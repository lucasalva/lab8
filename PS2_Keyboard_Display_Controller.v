==> flow/design.v <==
`timescale 1ns / 1ps
module Hex_Segment_Decoder
#(
	parameter HEX_DIGITS = 5
)
(
	input      [HEX_DIGITS*4-1:0] HEX_IN,
	output reg [HEX_DIGITS*7-1:0] SEG_OUT,
	input CLK
);
	initial
	begin
		SEG_OUT <= {HEX_DIGITS*7{1'b0}};
	end
	genvar i;
	generate
	for (i=0; i < HEX_DIGITS; i=i+1)
		begin: HexaFlexaPlexer
			always @(posedge CLK)
			begin 
				case(HEX_IN[i*4+:4])
				4'b0000 : SEG_OUT[i*7+:7] <= 7'b0111111;
				4'b0001 : SEG_OUT[i*7+:7] <= 7'b0000110;
				4'b0010 : SEG_OUT[i*7+:7] <= 7'b1011011;
				4'b0011 : SEG_OUT[i*7+:7] <= 7'b1001111;
				4'b0100 : SEG_OUT[i*7+:7] <= 7'b1100110;
				4'b0101 : SEG_OUT[i*7+:7] <= 7'b1101101;
				4'b0110 : SEG_OUT[i*7+:7] <= 7'b1111101;
				4'b0111 : SEG_OUT[i*7+:7] <= 7'b0000111;
				4'b1000 : SEG_OUT[i*7+:7] <= 7'b1111111;
				4'b1001 : SEG_OUT[i*7+:7] <= 7'b1100111;
				4'b1010 : SEG_OUT[i*7+:7] <= 7'b1110111;
				4'b1011 : SEG_OUT[i*7+:7] <= 7'b1111100;
				4'b1100 : SEG_OUT[i*7+:7] <= 7'b0111001;
				4'b1101 : SEG_OUT[i*7+:7] <= 7'b1011110;
				4'b1110 : SEG_OUT[i*7+:7] <= 7'b1111001;
				4'b1111 : SEG_OUT[i*7+:7] <= 7'b1110001;
				endcase
			end
		end
	endgenerate
endmodule
`timescale 1ns / 1ps
module PS2_Keyboard_Display_Controller
(
	input        KEY_PRESSED,
	input  [7:0] KEY_DATA,
	output reg [6:0] HEX0,
	output reg [6:0] HEX1,
	input CLK
);
	wire [6:0] seg_hex0;
	wire [6:0] seg_hex1;
	Hex_Segment_Decoder
	#(
		.HEX_DIGITS( 2 )
	)
	segment_transcoder
	(
		.HEX_IN( KEY_DATA ),
		.SEG_OUT( { seg_hex1, seg_hex0 } ),
		.CLK( CLK )
	);
	wire   key_code_blank;	
	assign key_code_blank = (KEY_DATA == 8'h00) ? 1'b1 : 1'b0;
	always @(posedge CLK)
	begin
		HEX0 <= key_code_blank ? 7'h7F : ~seg_hex0;
		HEX1 <= key_code_blank ? 7'h7F : ~seg_hex1;
	end
endmodule
# Reports on PS2_Keyboard_Display_Controller
# Tool output for the design above, in the order of the flow.
# Lines are those of the file above, counted from 1.
# Not given: --
# design
top_module,PS2_Keyboard_Display_Controller
clk_port,CLK
library,sky130hd
pvt_corner,tt_025C_1v80

# Elaborated design
# Counts by Yosys on the flattened word-level netlist (proc, flatten, opt, wreduce; memories kept). Register bits leave out memories and registers merged into their read ports (data or address); mux counts leave out enables and synchronous resets folded into registers. Print and check cells are left out. Cells with the same type and inputs are merged into one.
# Yosys's memory passes give these memory sizes; they may raise the number of words (mostly to a power of two), join words into wider ones and drop unused or constant bits.
# word_totals
clocked_rd_ports_x_width,14
output_inout_bits,14
inputBits,10
word_cells,8
n_memories,2
regBits,14
romBits,224
# classes
muxes,1
reduce_and_logical,1
n_logic,2
# mem_list
memory,words,word_bits,read_ports,wr,line_no,source
(no name shown),16,7,1,0,21,case(HEX_IN[i*4+:4])
(no name shown),16,7,1,0,21,
# ops
op,n
inverter 7 bit,2
logical NOT 8 bit,1
2-to-1 mux 1 bit,1

# Depth
# Longest topological path by Yosys (ltp), each cell counted once; first at word level (registers and memories cut), then after technology mapping (sequential cells cut; the memories' decode and read muxes count).
# depth
ltp_word,2
ABC_AREA,0
depth_mapped,5
depth_no_buf,5

# Synthesis result
# The flow's flattened synthesis, as Yosys stat reports it; memories are mapped. The netlist is that of the ABC_AREA named above (0 if unset); the other value can give another one.
# mapped
buffers,5
area_um2,1201.2
ff_cells,28
mapped_cells,118
seq_area_um2,560.5
# by_type
cell,n,type_area_um2
sky130_fd_sc_hd__dfxtp_1,28,560.538
sky130_fd_sc_hd__ha_1,14,175.168
sky130_fd_sc_hd__nand2_1,17,63.811
sky130_fd_sc_hd__nor2b_1,6,37.536
sky130_fd_sc_hd__a21oi_1,7,35.034
sky130_fd_sc_hd__buf_6,3,33.782
sky130_fd_sc_hd__inv_1,8,30.029
sky130_fd_sc_hd__a22oi_1,3,22.522
sky130_fd_sc_hd__nand4_4,1,21.27
sky130_fd_sc_hd__mux2i_1,2,20.019
sky130_fd_sc_hd__nor2_1,5,18.768
sky130_fd_sc_hd__a21oi_2,2,17.517
sky130_fd_sc_hd__a21o_1,2,15.014
sky130_fd_sc_hd__mux2_4,1,15.014
sky130_fd_sc_hd__nor3_1,3,15.014
sky130_fd_sc_hd__o21ai_0,3,15.014
sky130_fd_sc_hd__nor2b_4,1,13.763
sky130_fd_sc_hd__mux2_2,1,11.261
# Other cell types: 10; their cells: 11.
# The figures by module come from a second, unflattened synthesis with its own total; it is not the netlist above.
# hier_totals
cells_unflattened,119
area_unflattened_um2,1231.2
# Each row is one instance without its submodules.
# by_module
module,area_um2,n_inst,n_cells
Hex_Segment_Decoder (HEX_DIGITS=2),802.0,1,87
PS2_Keyboard_Display_Controller,429.2,1,32

# Timing after synthesis
# Source: OpenSTA report_checks on the synthesized netlist (no wires, ideal clock, input and output delay 20% of the period each), path of least setup slack; recovery checks are left aside. Register names are those of the netlist, which keeps one name where synthesis merged equal registers.
# synth_path
path_type,input port to flip-flop
from,in KEY_DATA[0]
to,reg segment_transcoder.SEG_OUT[4]
required_time_ns,1.018
input_delay_ns,0.228
driving_pins,4
path_delay_ns,0.816
slack_ns,0.096
launch_ns,0.228
setup_ns,0.122
arrival_time_ns,0.922
period_ns,1.14
synth_period_reached_ns,1.044
# "path_delay_ns" = arrival - input delay + setup time.
# "driving_pins" counts driving pins, that of a launching flip-flop among them; a cell with two outputs on the path counts twice.
# "synth_period_reached_ns" is the clock period less the worst setup slack; recovery checks do not enter. This is arithmetic on one report: input and output delays are still those of the set period (20% each).
# At most two assigning lines are given for a register; there are more.
# synth_between
cell_sequence,sky130_fd_sc_hd__inv_1 sky130_fd_sc_hd__ha_1 sky130_fd_sc_hd__nor2b_1 sky130_fd_sc_hd__o32a_1
# synth_lines
item,line_no,source
"start, declared",47,"input [7:0] KEY_DATA,"
"end, assigned",22,4'b0000 : SEG_OUT[i*7+:7] <= 7'b0111111;
"end, assigned",23,4'b0001 : SEG_OUT[i*7+:7] <= 7'b0000110;
"end, declared",8,"output reg [HEX_DIGITS*7-1:0] SEG_OUT,"
# No chain of elaborated cells between the ends is given.

# Path in the finished layout
# From the final timing report of flow run 1: the path of least setup slack in the routed layout; clock arrival at registers is part of the times.
# layout_path
path_type,flip-flop to output port
from,reg HEX0[1]
to,out HEX0[1]
output_delay_ns,0.23
launch_ns,0.30
arrival_time_ns,0.89
required_time_ns,0.94
driving_pins,2
period_ns,1.17
slack_ns,0.04
# layout_between
cell_sequence,sky130_fd_sc_hd__dfxtp_1 sky130_fd_sc_hd__dlygate4sd2_1
elab_chain_cells,0
# layout_lines
item,line_no,source
"start, declared",48,"output reg [6:0] HEX0,"
"start, assigned",68,HEX0 <= key_code_blank ? 7'h7F : ~seg_hex0;
"end, declared",48,

# Settings and measured results of 2 stored flow runs for module PS2_Keyboard_Display_Controller (sky130hd), not sorted in any way. The constraints put input and output delay at 20% of the set period each and load the outputs with 0.01 pF.
# "timing.achieved_period_ns": clock period set for the run, less the worst setup slack. It is reckoned from that one timing run; input and output delays stay at 20% of the period that was set.
# "critical_path_time_ns" = time allowed to the worst setup path (clock period - input delay - output delay, where it has them) - its slack; a late launch clock adds to it, a late capture clock takes from it.
# By "total_power_w" is meant OpenSTA's value without simulated activity: inputs other than the clock are taken to toggle once in ten clock periods, and the tool carries that through the logic.
# A setting shown as n/a is not set for that run.
stored run,period_ns,CORE_UTILIZATION,CAP_MARGIN,CORE_MARGIN,SLEW_MARGIN,PLACE_DENSITY,HOLD_SLACK_MARGIN,CTS_CLUSTER_SIZE,yosys.chip_area_um2,final_die_area_um2,stdcell_area_um2,final_util_pct,setup_ws_ns,final_setup_tns_ns,fin_hold_ws_ns,total_power_w,timing.achieved_period_ns,critical_path_time_ns,critical_path_type
flow run 1,1.17,59,20,2,20,n/a,n/a,n/a,1201.2,2412.8,1550.2,79.8,0.045,0.000,0.376,0.001765,1.125,0.89,flip-flop to output port
flow run 2,1.28,17,20,2,20,0.7,-0.09,79,1201.2,7753.7,1773.0,26.0,0.116,0.000,0.368,0.001825,1.164,0.91,input port to flip-flop
