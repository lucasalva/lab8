==> flow/design.v <==
`timescale 1ns / 1ps
module Buzzer_PWM_Controller
#(
	parameter CLK_RATE_HZ = 50000000,  
	parameter PWM_REG_WIDTH = 16	
)
(
	input                     PWM_ENABLE,
	input [PWM_REG_WIDTH-1:0] PWM_FREQ_COUNTS,
	input [PWM_REG_WIDTH-1:0] PWM_DUTY_COUNTS,
	output reg PWM_INTERVAL_TICK,
	output reg PWM_OUT,
	input CLK
);
	wire                  pwm_interval_tick;	
	reg [PWM_REG_WIDTH:0] pwm_interval_counter_reg;
	reg [PWM_REG_WIDTH:0] pwm_dutytime_counter_reg;
	reg [PWM_REG_WIDTH:0] pwm_interval_loadval;
	reg [PWM_REG_WIDTH:0] pwm_dutytime_loadval;
	initial
	begin
		pwm_interval_counter_reg <= {1'b1, {PWM_REG_WIDTH{1'b0}}};
		pwm_dutytime_counter_reg <= {1'b1, {PWM_REG_WIDTH{1'b0}}};
		pwm_interval_loadval <= {1'b1, {PWM_REG_WIDTH{1'b0}}};
		pwm_dutytime_loadval <= {1'b1, {PWM_REG_WIDTH{1'b0}}};
		PWM_INTERVAL_TICK <= 1'b0;
		PWM_OUT <= 1'b0;
	end
	always @(posedge CLK)
	begin
		pwm_interval_loadval = {1'b1, {PWM_REG_WIDTH{1'b0}}} + ~PWM_FREQ_COUNTS + 1'b1;
		pwm_dutytime_loadval = {1'b1, {PWM_REG_WIDTH{1'b0}}} + ~PWM_DUTY_COUNTS;
	end
	assign pwm_interval_tick = pwm_interval_counter_reg[PWM_REG_WIDTH];
	always @(posedge CLK)
	begin
		if (pwm_interval_tick)
			pwm_interval_counter_reg <= pwm_interval_loadval;
		else
			pwm_interval_counter_reg <= pwm_interval_counter_reg + 1'b1;
	end
	always @(posedge CLK)
	begin
		if (pwm_interval_tick)
			pwm_dutytime_counter_reg <= pwm_dutytime_loadval;
		else
			pwm_dutytime_counter_reg <= pwm_dutytime_counter_reg + 1'b1;
	end
	always @(posedge CLK)
	begin
		PWM_INTERVAL_TICK <= pwm_interval_tick;
	end
	always @(posedge CLK)
	begin
		if (PWM_ENABLE)
			PWM_OUT <= pwm_dutytime_counter_reg[PWM_REG_WIDTH];
		else
			PWM_OUT <= 1'b0;
	end
endmodule
`timescale 1ns / 1ps
module Buzzer_Tone_Generator
#(
	parameter CLK_RATE_HZ = 50000000  
)
(
	input       TONE_ENABLE,
	input [1:0] TONE_SELECT,
	output      TONE_OUT,
	input CLK
);
	function integer bit_index;
		input integer x;
		integer i,p;
	begin
		p = 2;
		for(i=1; p<=x; i=i+1)
			p=p*2;
		bit_index=i;
	end
	endfunction
	function integer pow2;
		input integer n;
		integer x,i;
	begin
		x=1;
		for(i=0; i < n; i=i+1)
			x=x*2;
		pow2=x;
	end
	endfunction
	localparam TONE_FREQ_0 =  440;  
	localparam TONE_FREQ_1 =  932;  
	localparam TONE_FREQ_2 = 1480;  
	localparam TONE_FREQ_3 = 4186;  
	localparam MIN_FREQ = TONE_FREQ_0;
	localparam MAX_FREQ_COUNTS = 1.0 * CLK_RATE_HZ / MIN_FREQ;
	localparam TONE_FREQ_WIDTH = bit_index(MAX_FREQ_COUNTS);
	localparam [TONE_FREQ_WIDTH-1:0] TONE_COUNTS_0 = 1.0 * CLK_RATE_HZ / TONE_FREQ_0;
	localparam [TONE_FREQ_WIDTH-1:0]TONE_COUNTS_1 = 1.0 * CLK_RATE_HZ / TONE_FREQ_1;
	localparam [TONE_FREQ_WIDTH-1:0]TONE_COUNTS_2 = 1.0 * CLK_RATE_HZ / TONE_FREQ_2;
	localparam [TONE_FREQ_WIDTH-1:0]TONE_COUNTS_3 = 1.0 * CLK_RATE_HZ / TONE_FREQ_3;
	reg [TONE_FREQ_WIDTH-1:0] pwm_freq_counts;
	always @(posedge CLK)
	begin
		case (TONE_SELECT)
			2'h0 : pwm_freq_counts <= TONE_COUNTS_0; 
			2'h1 : pwm_freq_counts <= TONE_COUNTS_1; 
			2'h2 : pwm_freq_counts <= TONE_COUNTS_2; 
			2'h3 : pwm_freq_counts <= TONE_COUNTS_3; 
		endcase
	end
	wire [TONE_FREQ_WIDTH-1:0] pwm_duty_counts = { 1'b0, pwm_freq_counts [TONE_FREQ_WIDTH-1:1] };
	Buzzer_PWM_Controller
	#(
		.CLK_RATE_HZ( CLK_RATE_HZ ),
		.PWM_REG_WIDTH( TONE_FREQ_WIDTH )
	)
	pwm_controller
	(
		.PWM_ENABLE( TONE_ENABLE ),
		.PWM_FREQ_COUNTS( pwm_freq_counts ),
		.PWM_DUTY_COUNTS( pwm_duty_counts ),
		.PWM_INTERVAL_TICK(  ),
		.PWM_OUT( TONE_OUT ),
		.CLK( CLK )
	);
endmodule
=== Step by step through the tools: Buzzer_Tone_Generator ===
What the tools print for Buzzer_Tone_Generator, step after step.
Lines are those of the file above, counted from 1.
Not given: n/a

* Top module: Buzzer_Tone_Generator
* Clock input: CLK
* Library: sky130hd
* Library corner: tt_025C_1v80

=== After elaboration ===
Yosys after proc, flatten, opt, wreduce and memory -nomap, before mapping. Enables and synchronous resets that opt folds into registers are not counted as muxes. Memory bits, and registers merged into a memory's read port (data or address), are not among the register bits. Print and check cells are not counted. Equal cells are merged and count once.

* Muxes and demuxes: 3
* Equality and inequality tests: 3
* Reduce/logical cells: 1
* $add $sub $neg: 5
* Bitwise gates (word level): 2

{| class="wikitable"
|+ Operator list
! cell !! count
|-
| case mux 17 bit (select 4 bit) || 1
|-
| adder 18 x 1 -> 18 bit with constant B || 3
|-
| adder 18 bit with constant A || 2
|-
| 2-to-1 mux 18 bit || 2
|-
| NOT 16 -> 18 bit || 1
|-
| NOT 17 -> 18 bit || 1
|-
| equality test 2 bit with constant B || 2
|-
| equality test 2 x 1 -> 1 bit with constant B || 1
|-
| logical NOT 2 bit || 1
|}

* Input bits: 4
* Register bits: 90
* Cells after elaboration: 20

=== Longest topological paths ===
Yosys ltp: most cells in a row. Word level: on the elaborated netlist, between registers, memories and ports. Mapped: between sequential cells and ports; inverters and the memories' decode and read muxes count.

* Depth in word-level cells: 3
* ABC_AREA: 0
* Gate-level depth with buffers: 5

=== Mapped cells and area ===
Source: synth_stat.txt of the flow (Yosys; design flattened, memories mapped). It holds for the ABC_AREA given above (unset counts as 0); a run with the other value may have another netlist.
The area totals of this step are shown rounded.

{| class="wikitable"
|+ Cell types
! cell !! count
|-
| sky130_fd_sc_hd__dfxtp_1 || 66
|-
| sky130_fd_sc_hd__xnor2_1 || 17
|-
| sky130_fd_sc_hd__ha_1 || 9
|-
| sky130_fd_sc_hd__xor2_1 || 12
|-
| sky130_fd_sc_hd__inv_1 || 20
|-
| sky130_fd_sc_hd__nand2_1 || 19
|-
| sky130_fd_sc_hd__mux2_2 || 6
|-
| sky130_fd_sc_hd__nand4_1 || 10
|-
| sky130_fd_sc_hd__a21boi_1 || 8
|-
| sky130_fd_sc_hd__nand3_1 || 11
|-
| sky130_fd_sc_hd__nor2_1 || 10
|-
| sky130_fd_sc_hd__o21ai_0 || 6
|-
| sky130_fd_sc_hd__o21ai_1 || 6
|-
| sky130_fd_sc_hd__and4_1 || 3
|-
| sky130_fd_sc_hd__a31oi_1 || 4
|-
| sky130_fd_sc_hd__nand4_2 || 2
|-
| sky130_fd_sc_hd__nor4_2 || 2
|-
| sky130_fd_sc_hd__and4_4 || 2
|}

Not listed: further types 22, cells in them 40.

* Synthesis area: 2,570 um^2
* Flip-flop cells: 66
* Mapped cells: 253
* Buffer cells: 5

The figures by module come from a second, unflattened synthesis with its own total; it is not the netlist above.

* Cell total of the unflattened synthesis: 333
* Area (unflattened synthesis): 3,240 um^2

Each row is one instance without its submodules.

{| class="wikitable"
|+ Modules
! module !! seq. area (um^2) !! area (um^2) !! cells !! times used
|-
| Buzzer_PWM_Controller || 1,480 || 2,920 || 307 || 1
|-
| Buzzer_Tone_Generator || 200 || 320 || 26 || 1
|}

=== Timing after synthesis ===
OpenSTA on the mapped netlist: ideal clock, no wires. The path of least setup slack (recovery checks aside). Input and output delay are each 20% of the period. Register names are those of the netlist, which keeps one name where synthesis merged equal registers.

* Path type: reg-to-reg
* Start point: reg pwm_controller.pwm_interval_counter_reg[0]
* End point: reg pwm_controller.pwm_interval_counter_reg[14]
* Path buffers: 0
* Period: 1,900 ps
* Stages: 6
* Setup time: 121 ps
* Path delay: 1,478 ps
* Arrival time: 1,357 ps
* Data required time: 1,779 ps
* Setup slack: 422 ps
* Period reached after synthesis: 1,478 ps

"path delay" is the arrival time less input delay plus setup time.
"stages": output pins that drive a net of the path, with the launching flip-flop's if there is one; two outputs of one cell count as two.
"period reached after synthesis" = period - worst setup slack (recovery checks aside). The figure is calculated, with input and output delays left at 20% of the set period.
The rows between start and end are the longest chain of elaborated cells between them; the timing report does not say that the signal goes this way. Where chains are equally long, one stands for them.
Each line given opens the expression or statement behind the cell; cells for indexed reads and writes are added by Yosys, which also makes memories of some case tables.

* Path through: sky130_fd_sc_hd__dfxtp_1 sky130_fd_sc_hd__ha_1 sky130_fd_sc_hd__nand3_1 sky130_fd_sc_hd__nor4_1 sky130_fd_sc_hd__xor2_1 sky130_fd_sc_hd__mux2_2
* Cells in the longest elaborated chain: 2
* Elaborated cells on any way between the ends: 2
* Those cells by class: add/sub: 1; mux: 1

{| class="wikitable"
|+ Ends and longest elaborated chain, after synthesis
! item !! line !! source
|-
| start, declared || 16 || <nowiki>reg [PWM_REG_WIDTH:0] pwm_interval_counter_reg;</nowiki>
|-
| start, assigned || 38 || <nowiki>pwm_interval_counter_reg <= pwm_interval_loadval;</nowiki>
|-
| start, assigned || 40 || <nowiki>pwm_interval_counter_reg <= pwm_interval_counter_reg + 1'b1;</nowiki>
|-
| adder 18 x 1 -> 18 bit || 40 ||
|-
| 2-to-1 mux 18 bit || 37 || <nowiki>if (pwm_interval_tick)</nowiki>
|-
| end, assigned || 38 ||
|-
| end, assigned || 40 ||
|-
| end, declared || 16 ||
|}

=== Path in the finished layout ===
Path of least setup slack in the final report of entry B (OpenROAD, finished layout, wires in). Where an end is a register, its clock arrival counts in the times.
The path's times are printed in steps of 10 ps; the period is the one set.

* Path type: reg-to-reg
* Start point: reg pwm_controller.pwm_interval_counter_reg[0]
* End point: reg pwm_controller.pwm_interval_counter_reg[14]
* Path buffers: 0
* Arrival time: 1,830 ps
* Data required time: 2,000 ps
* Setup time: 110 ps
* Stages: 6
* Setup slack: 170 ps
* Period: 1,770 ps

The rows between start and end are the longest chain of elaborated cells between them; the timing report does not say that the signal goes this way. Where chains are equally long, one stands for them.

* Path through: sky130_fd_sc_hd__dfxtp_1 sky130_fd_sc_hd__ha_1 sky130_fd_sc_hd__nand3_1 sky130_fd_sc_hd__nor4_1 sky130_fd_sc_hd__xor2_1 sky130_fd_sc_hd__mux2_2
* Cells in the longest elaborated chain: 2
* Elaborated cells on any way between the ends: 2
* Those cells by class: add/sub: 1; mux: 1

{| class="wikitable"
|+ Ends and longest elaborated chain, post-layout
! item !! line !! source
|-
| start, declared || 16 || <nowiki>reg [PWM_REG_WIDTH:0] pwm_interval_counter_reg;</nowiki>
|-
| start, assigned || 38 || <nowiki>pwm_interval_counter_reg <= pwm_interval_loadval;</nowiki>
|-
| start, assigned || 40 || <nowiki>pwm_interval_counter_reg <= pwm_interval_counter_reg + 1'b1;</nowiki>
|-
| adder 18 x 1 -> 18 bit || 40 ||
|-
| 2-to-1 mux 18 bit || 37 || <nowiki>if (pwm_interval_tick)</nowiki>
|-
| end, assigned || 38 ||
|-
| end, assigned || 40 ||
|-
| end, declared || 16 ||
|}

Hand-over note for Buzzer_Tone_Generator

Settings and measured results of 2 stored flow runs for module Buzzer_Tone_Generator (sky130hd), not sorted in any way. The constraints put input and output delay at 20% of the set period each and load the outputs with 0.01 pF.
By "critical path time" is meant the share of the clock period that the worst setup path is allowed (20% is reserved at inputs, 20% at outputs), minus its slack. Clock arrival times at its registers enter into it.
"critical path time" is given in steps of 10 ps.
Measured values are rounded.

=== Entry A ===
{| class="wikitable"
! Setting !! Value
|-
| period_ns || 3.12
|-
| CORE_UTILIZATION || 52
|-
| SETUP_SLACK_MARGIN || 0.08
|-
| PLACE_DENSITY || 0.81
|-
| CORE_MARGIN || 9
|-
| CELL_PAD_IN_SITES_GLOBAL_PLACEMENT || 3
|-
| ABC_AREA || 1
|-
| GPL_TIMING_DRIVEN || 1
|-
| CTS_CLUSTER_SIZE || 80
|-
| CAP_MARGIN || 20
|-
| SLEW_MARGIN || 35
|}
Stopped before the end: placement reported GPL-0301.

=== Entry B ===
{| class="wikitable"
! Setting !! Value
|-
| period_ns || 1.77
|-
| CAP_MARGIN || 20
|-
| CORE_MARGIN || 2
|-
| CORE_UTILIZATION || 40
|-
| SLEW_MARGIN || 20
|-
! Result !! Value
|-
| Synthesized cell area || 2,570 um^2
|-
| Total negative setup slack || 0 ps
|-
| Lowest setup slack || 171 ps
|-
| Critical path time || 1,600 ps
|-
| Critical path type || reg-to-reg
|-
| Standard-cell area after layout || 2,940 um^2
|-
| Area inside the die boundary || 7,090 um^2
|}

End of note.
